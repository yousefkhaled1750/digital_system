==> flow/design.v <==
module edge_bit_counter (
    input   wire            enable,
    input   wire            CLK,
    input   wire            RST,
    input   wire    [5:0]   prescale,             
    output  reg     [4:0]   edge_cnt,
    output  reg     [3:0]   bit_cnt
);
    always @(posedge CLK, negedge RST) begin
        if(!RST)
            begin
                edge_cnt <= 5'b0;
                bit_cnt  <= 5'b0; 
            end
        else
            if(enable)
                begin   
                    if(edge_cnt == prescale - 1)
                        begin
                            edge_cnt <= 5'b0;
                            bit_cnt  <= bit_cnt + 4'b1;
                        end
                    else
                        begin
                            edge_cnt <= edge_cnt + 5'b1;
                            bit_cnt  <= bit_cnt;
                        end
                end
            else
                begin
                    edge_cnt <= 5'b0;
                    bit_cnt  <= 5'b0;
                end
    end
endmodule
# Reports on edge_bit_counter
# Tool output for the design above, in the order of the flow.
# Lines are those of the file above, counted from 1.
# Cell names lack the library's common part.
# Not given: n/a
[inputs] top_module="edge_bit_counter" clock_port="CLK" library="sky130hd" corner="tt_025C_1v80"

# Word level
# Yosys after proc, flatten, opt, wreduce and memory -nomap, before mapping. Memory bits, and registers merged into a memory's read port (data or address), are not among the register bits. Print and check cells are not counted. Equal cells are merged and count once.
[op_classes] addsub=3 equal=2 n_mux=4
[op_table] op="== test 5 x 32 -> 1 bit" count=1
[op_table] op="two-way mux 5 bit" count=2
[op_table] op="two-way mux 4 bit" count=2
[op_table] op="subtractor 6 x 1 -> 7 bit (second input constant)" count=1
[op_table] op="adder 5 x 1 -> 5 bit (second input constant)" count=1
[op_table] op="adder 4 x 1 -> 4 bit (second input constant)" count=1
[op_table] op="inequality test 2 x 1 -> 1 bit (second input constant)" count=1
[word_totals] regBits=9 input_bits=9 word_cells=11

# Logic depth
# Yosys ltp: most cells in a row. Word level: on the elaborated netlist, between registers, memories and ports. Mapped: between sequential cells and ports; inverters and the memories' decode and read muxes count.
[logic_depth] depth_word=4 ABC_AREA=0 depth_mapped=7 mapped_depth_nobuf=7

# After synthesis
# Source: synth_stat.txt of the flow (Yosys; design flattened, memories mapped). It holds for the ABC_AREA given above (unset counts as 0); a run with the other value may have another netlist.
[types] cell="dfrtp_1" count=9 type_area_um2=225.216
[types] cell="xor2_1" count=5 type_area_um2=43.792
[types] cell="ha_1" count=3 type_area_um2=37.536
[types] cell="xnor2_1" count=4 type_area_um2=35.034
[types] cell="mux2i_1" count=3 type_area_um2=30.029
[types] cell="nor2_1" count=7 type_area_um2=26.275
[types] cell="xnor3_1" count=1 type_area_um2=22.522
[types] cell="nand2b_1" count=3 type_area_um2=18.768
[types] cell="nand2_1" count=4 type_area_um2=15.014
[types] cell="nand3_1" count=3 type_area_um2=15.014
[types] cell="nor3b_1" count=2 type_area_um2=15.014
[types] cell="or4_1" count=2 type_area_um2=15.014
[types] cell="inv_1" count=3 type_area_um2=11.261
[types] cell="a311o_1" count=1 type_area_um2=10.01
[types] cell="o2111ai_1" count=1 type_area_um2=8.758
[types] cell="a21boi_1" count=1 type_area_um2=7.507
[types] cell="nand3b_1" count=1 type_area_um2=7.507
[types] cell="o31ai_1" count=1 type_area_um2=7.507
# Other cell types: 2; their cells: 2.
[synth_totals] mapped_cells=56 synth_area_um2=561.8 seqArea_um2=225.2 flip_flops=9 buffers=0

# Timing after synthesis
# Source: OpenSTA report_checks on the synthesized netlist (no wires, ideal clock, input and output delay 20% of the period each), path of least setup slack; recovery checks are left aside. Register names are those of the netlist, which keeps one name where synthesis merged equal registers.
[synth_path] path_type="input to register" startpoint="input port prescale[0]" endpoint="register bit_cnt[3]" tclk_ps=2200 input_delay_ps=440 setup_time_ps=78 t_first_pin_ps=440 arrival_time_ps=1910 t_required_ps=2122 setup_slack_ps=212 delay_ps=1548 driving_pins=7 path_buffers=0 synth_period_reached_ps=1988
# "delay_ps" is the arrival time less input delay plus setup time.
# "driving_pins": output pins that drive a net of the path, with the launching flip-flop's if there is one; two outputs of one cell count as two.
# "synth_period_reached_ps" = period - worst setup slack (recovery checks aside). The figure is calculated, with input and output delays left at 20% of the set period.
# Between the ends stands the longest chain of elaborated cells between them, by number of cells; it is not shown to be the way that was timed. Of several equally long chains one is given.
# A line is the first line of the expression or statement that the cell stems from. Yosys adds cells for indexed reads and writes and turns some case tables into memories.
# A register here has more assigning lines than the two given.
[synth_between] path_cell_list="inv_1 > ha_1 > nor3b_1 > o2111ai_1 > a311o_1 > or4_1 > a21boi_1" elab_chain_len=4 cells_between=5 cone_lines=2
[synth_lines] element="from (decl)" line_no=5 rtl="input   wire    [5:0]   prescale,"
[synth_lines] element="subtractor 6 x 1 -> 7 bit" line_no=18 rtl="if(edge_cnt == prescale - 1)"
[synth_lines] element="== test 5 x 32 -> 1 bit" line_no=18
[synth_lines] element="two-way mux 4 bit" line_no=18
[synth_lines] element="two-way mux 4 bit" line_no=16 rtl="if(enable)"
[synth_lines] element="to (assign)" line_no=21 rtl="bit_cnt  <= bit_cnt + 4'b1;"
[synth_lines] element="to (assign)" line_no=26 rtl="bit_cnt  <= bit_cnt;"
[synth_lines] element="to (decl)" line_no=7 rtl="output  reg     [3:0]   bit_cnt"

# Timing after layout
# From the final timing report of entry A: the path of least setup slack in the routed layout; clock arrival at registers is part of the times.
# The path's times are printed in steps of 10 ps; the period is the one set.
[layout_path] path_type="input to register" startpoint="input port prescale[2]" endpoint="register bit_cnt[3]" tclk_ps=1910 input_delay_ps=380 setup_time_ps=70 t_first_pin_ps=380 arrival_time_ps=2080 t_required_ps=2100 setup_slack_ps=30 driving_pins=6 path_buffers=1
# Between the ends stands the longest chain of elaborated cells between them, by number of cells; it is not shown to be the way that was timed. Of several equally long chains one is given.
# A register here has more assigning lines than the two given.
[layout_between] path_cell_list="dlygate4sd2_1 > or4_4 > nor2_4 > xor2_2 > or4_1 > a21boi_1" elab_chain_len=4 cells_between=5 cone_lines=2
[layout_lines] element="from (decl)" line_no=5 rtl="input   wire    [5:0]   prescale,"
[layout_lines] element="subtractor 6 x 1 -> 7 bit" line_no=18 rtl="if(edge_cnt == prescale - 1)"
[layout_lines] element="== test 5 x 32 -> 1 bit" line_no=18
[layout_lines] element="two-way mux 4 bit" line_no=18
[layout_lines] element="two-way mux 4 bit" line_no=16 rtl="if(enable)"
[layout_lines] element="to (assign)" line_no=21 rtl="bit_cnt  <= bit_cnt + 4'b1;"
[layout_lines] element="to (assign)" line_no=26 rtl="bit_cnt  <= bit_cnt;"
[layout_lines] element="to (decl)" line_no=7 rtl="output  reg     [3:0]   bit_cnt"

Lab notebook: edge_bit_counter

Below are 2 stored runs of the flow (Yosys, OpenROAD; platform sky130hd) on edge_bit_counter, each with its settings and what was measured, unordered. Constraints: input delay and output delay 20% of the set period each, output load 0.01 pF.
"timing.achieved_period_ps" is the run's clock period less its worst setup slack. It is reckoned from that one timing run; input and output delays stay at 20% of the period that was set.
"worst_path_ps" is the time allowed to the run's worst setup path (the clock period less input and output delay, where it has them) less its slack. Clock arrival times count: a late capture clock shortens it, a late launch clock lengthens it.
By "final_power_uw" is meant OpenSTA's value without simulated activity: inputs other than the clock are taken to toggle once in ten clock periods, and the tool carries that through the logic.
"worst_path_ps" is known to 10 ps.

[flow] entry A: files
==> flow/run.sh <==
#!/bin/bash
# the make line also repeats the synthesis and layout settings of config.mk as NAME=value (left out here)
make -C /OpenROAD-flow-scripts/flow DESIGN_CONFIG=/design/flow/config.mk WORK_HOME=/design/flow/orfs CLKGATE_MAP_FILE= finish
==> flow/config.mk <==
export PLATFORM = sky130hd
export DESIGN_NAME = edge_bit_counter
export DESIGN_NICKNAME = edge_bit_counter
export VERILOG_FILES = /design/flow/design.v
export SDC_FILE = /design/flow/constraint.sdc
export NUM_CORES = 4
export LEC_CHECK = 0
export CAP_MARGIN = 20
export CORE_MARGIN = 2
export CORE_UTILIZATION = 40
export SLEW_MARGIN = 20
==> flow/constraint.sdc <==
create_clock -name core_clock -period 1.91 [get_ports {CLK}]
set_input_delay 0.3820 -clock core_clock [delete_from_list [all_inputs] [get_ports {CLK}]]
set_output_delay 0.3820 -clock core_clock [all_outputs]
set_load 0.01 [all_outputs]

[flow] entry A: metrics
[metrics] timing.achieved_period_ps = 1881
[metrics] finish.stdcell_area_um2 = 869.6
[metrics] worst_path_ps = 1500
[metrics] critical_path_type = input to register
[metrics] ys_area_um2 = 561.8
[metrics] die_area_um2 = 1720.2
[metrics] final_power_uw = 463
[metrics] timing.setup.tns_ps = 0
[metrics] worst_setup_slack_ps = 29

[flow] entry B: files
==> flow/run.sh <==
#!/bin/bash
# the make line also repeats the synthesis and layout settings of config.mk as NAME=value (left out here)
make -C /OpenROAD-flow-scripts/flow DESIGN_CONFIG=/design/flow/config.mk WORK_HOME=/design/flow/orfs CLKGATE_MAP_FILE= finish
==> flow/config.mk <==
export PLATFORM = sky130hd
export DESIGN_NAME = edge_bit_counter
export DESIGN_NICKNAME = edge_bit_counter
export VERILOG_FILES = /design/flow/design.v
export SDC_FILE = /design/flow/constraint.sdc
export NUM_CORES = 4
export LEC_CHECK = 0
export ABC_AREA = 1
export CAP_MARGIN = 20
export CELL_PAD_IN_SITES_DETAIL_PLACEMENT = 1
export CORE_ASPECT_RATIO = 1.03
export CORE_MARGIN = 2
export CORE_UTILIZATION = 46
export GPL_ROUTABILITY_DRIVEN = 0
export MIN_ROUTING_LAYER = met2
export PLACE_DENSITY_LB_ADDON = 0.21
export SLEW_MARGIN = 15
==> flow/constraint.sdc <==
create_clock -name core_clock -period 2.28 [get_ports {CLK}]
set_input_delay 0.4560 -clock core_clock [delete_from_list [all_inputs] [get_ports {CLK}]]
set_output_delay 0.4560 -clock core_clock [all_outputs]
set_load 0.01 [all_outputs]

[flow] entry B: metrics
[metrics] timing.achieved_period_ps = 2087
[metrics] finish.stdcell_area_um2 = 969.7
[metrics] worst_path_ps = 1630
[metrics] critical_path_type = input to register
[metrics] ys_area_um2 = 750.7
[metrics] die_area_um2 = 1971.2
[metrics] final_power_uw = 427.8
[metrics] timing.setup.tns_ps = 0
[metrics] worst_setup_slack_ps = 193
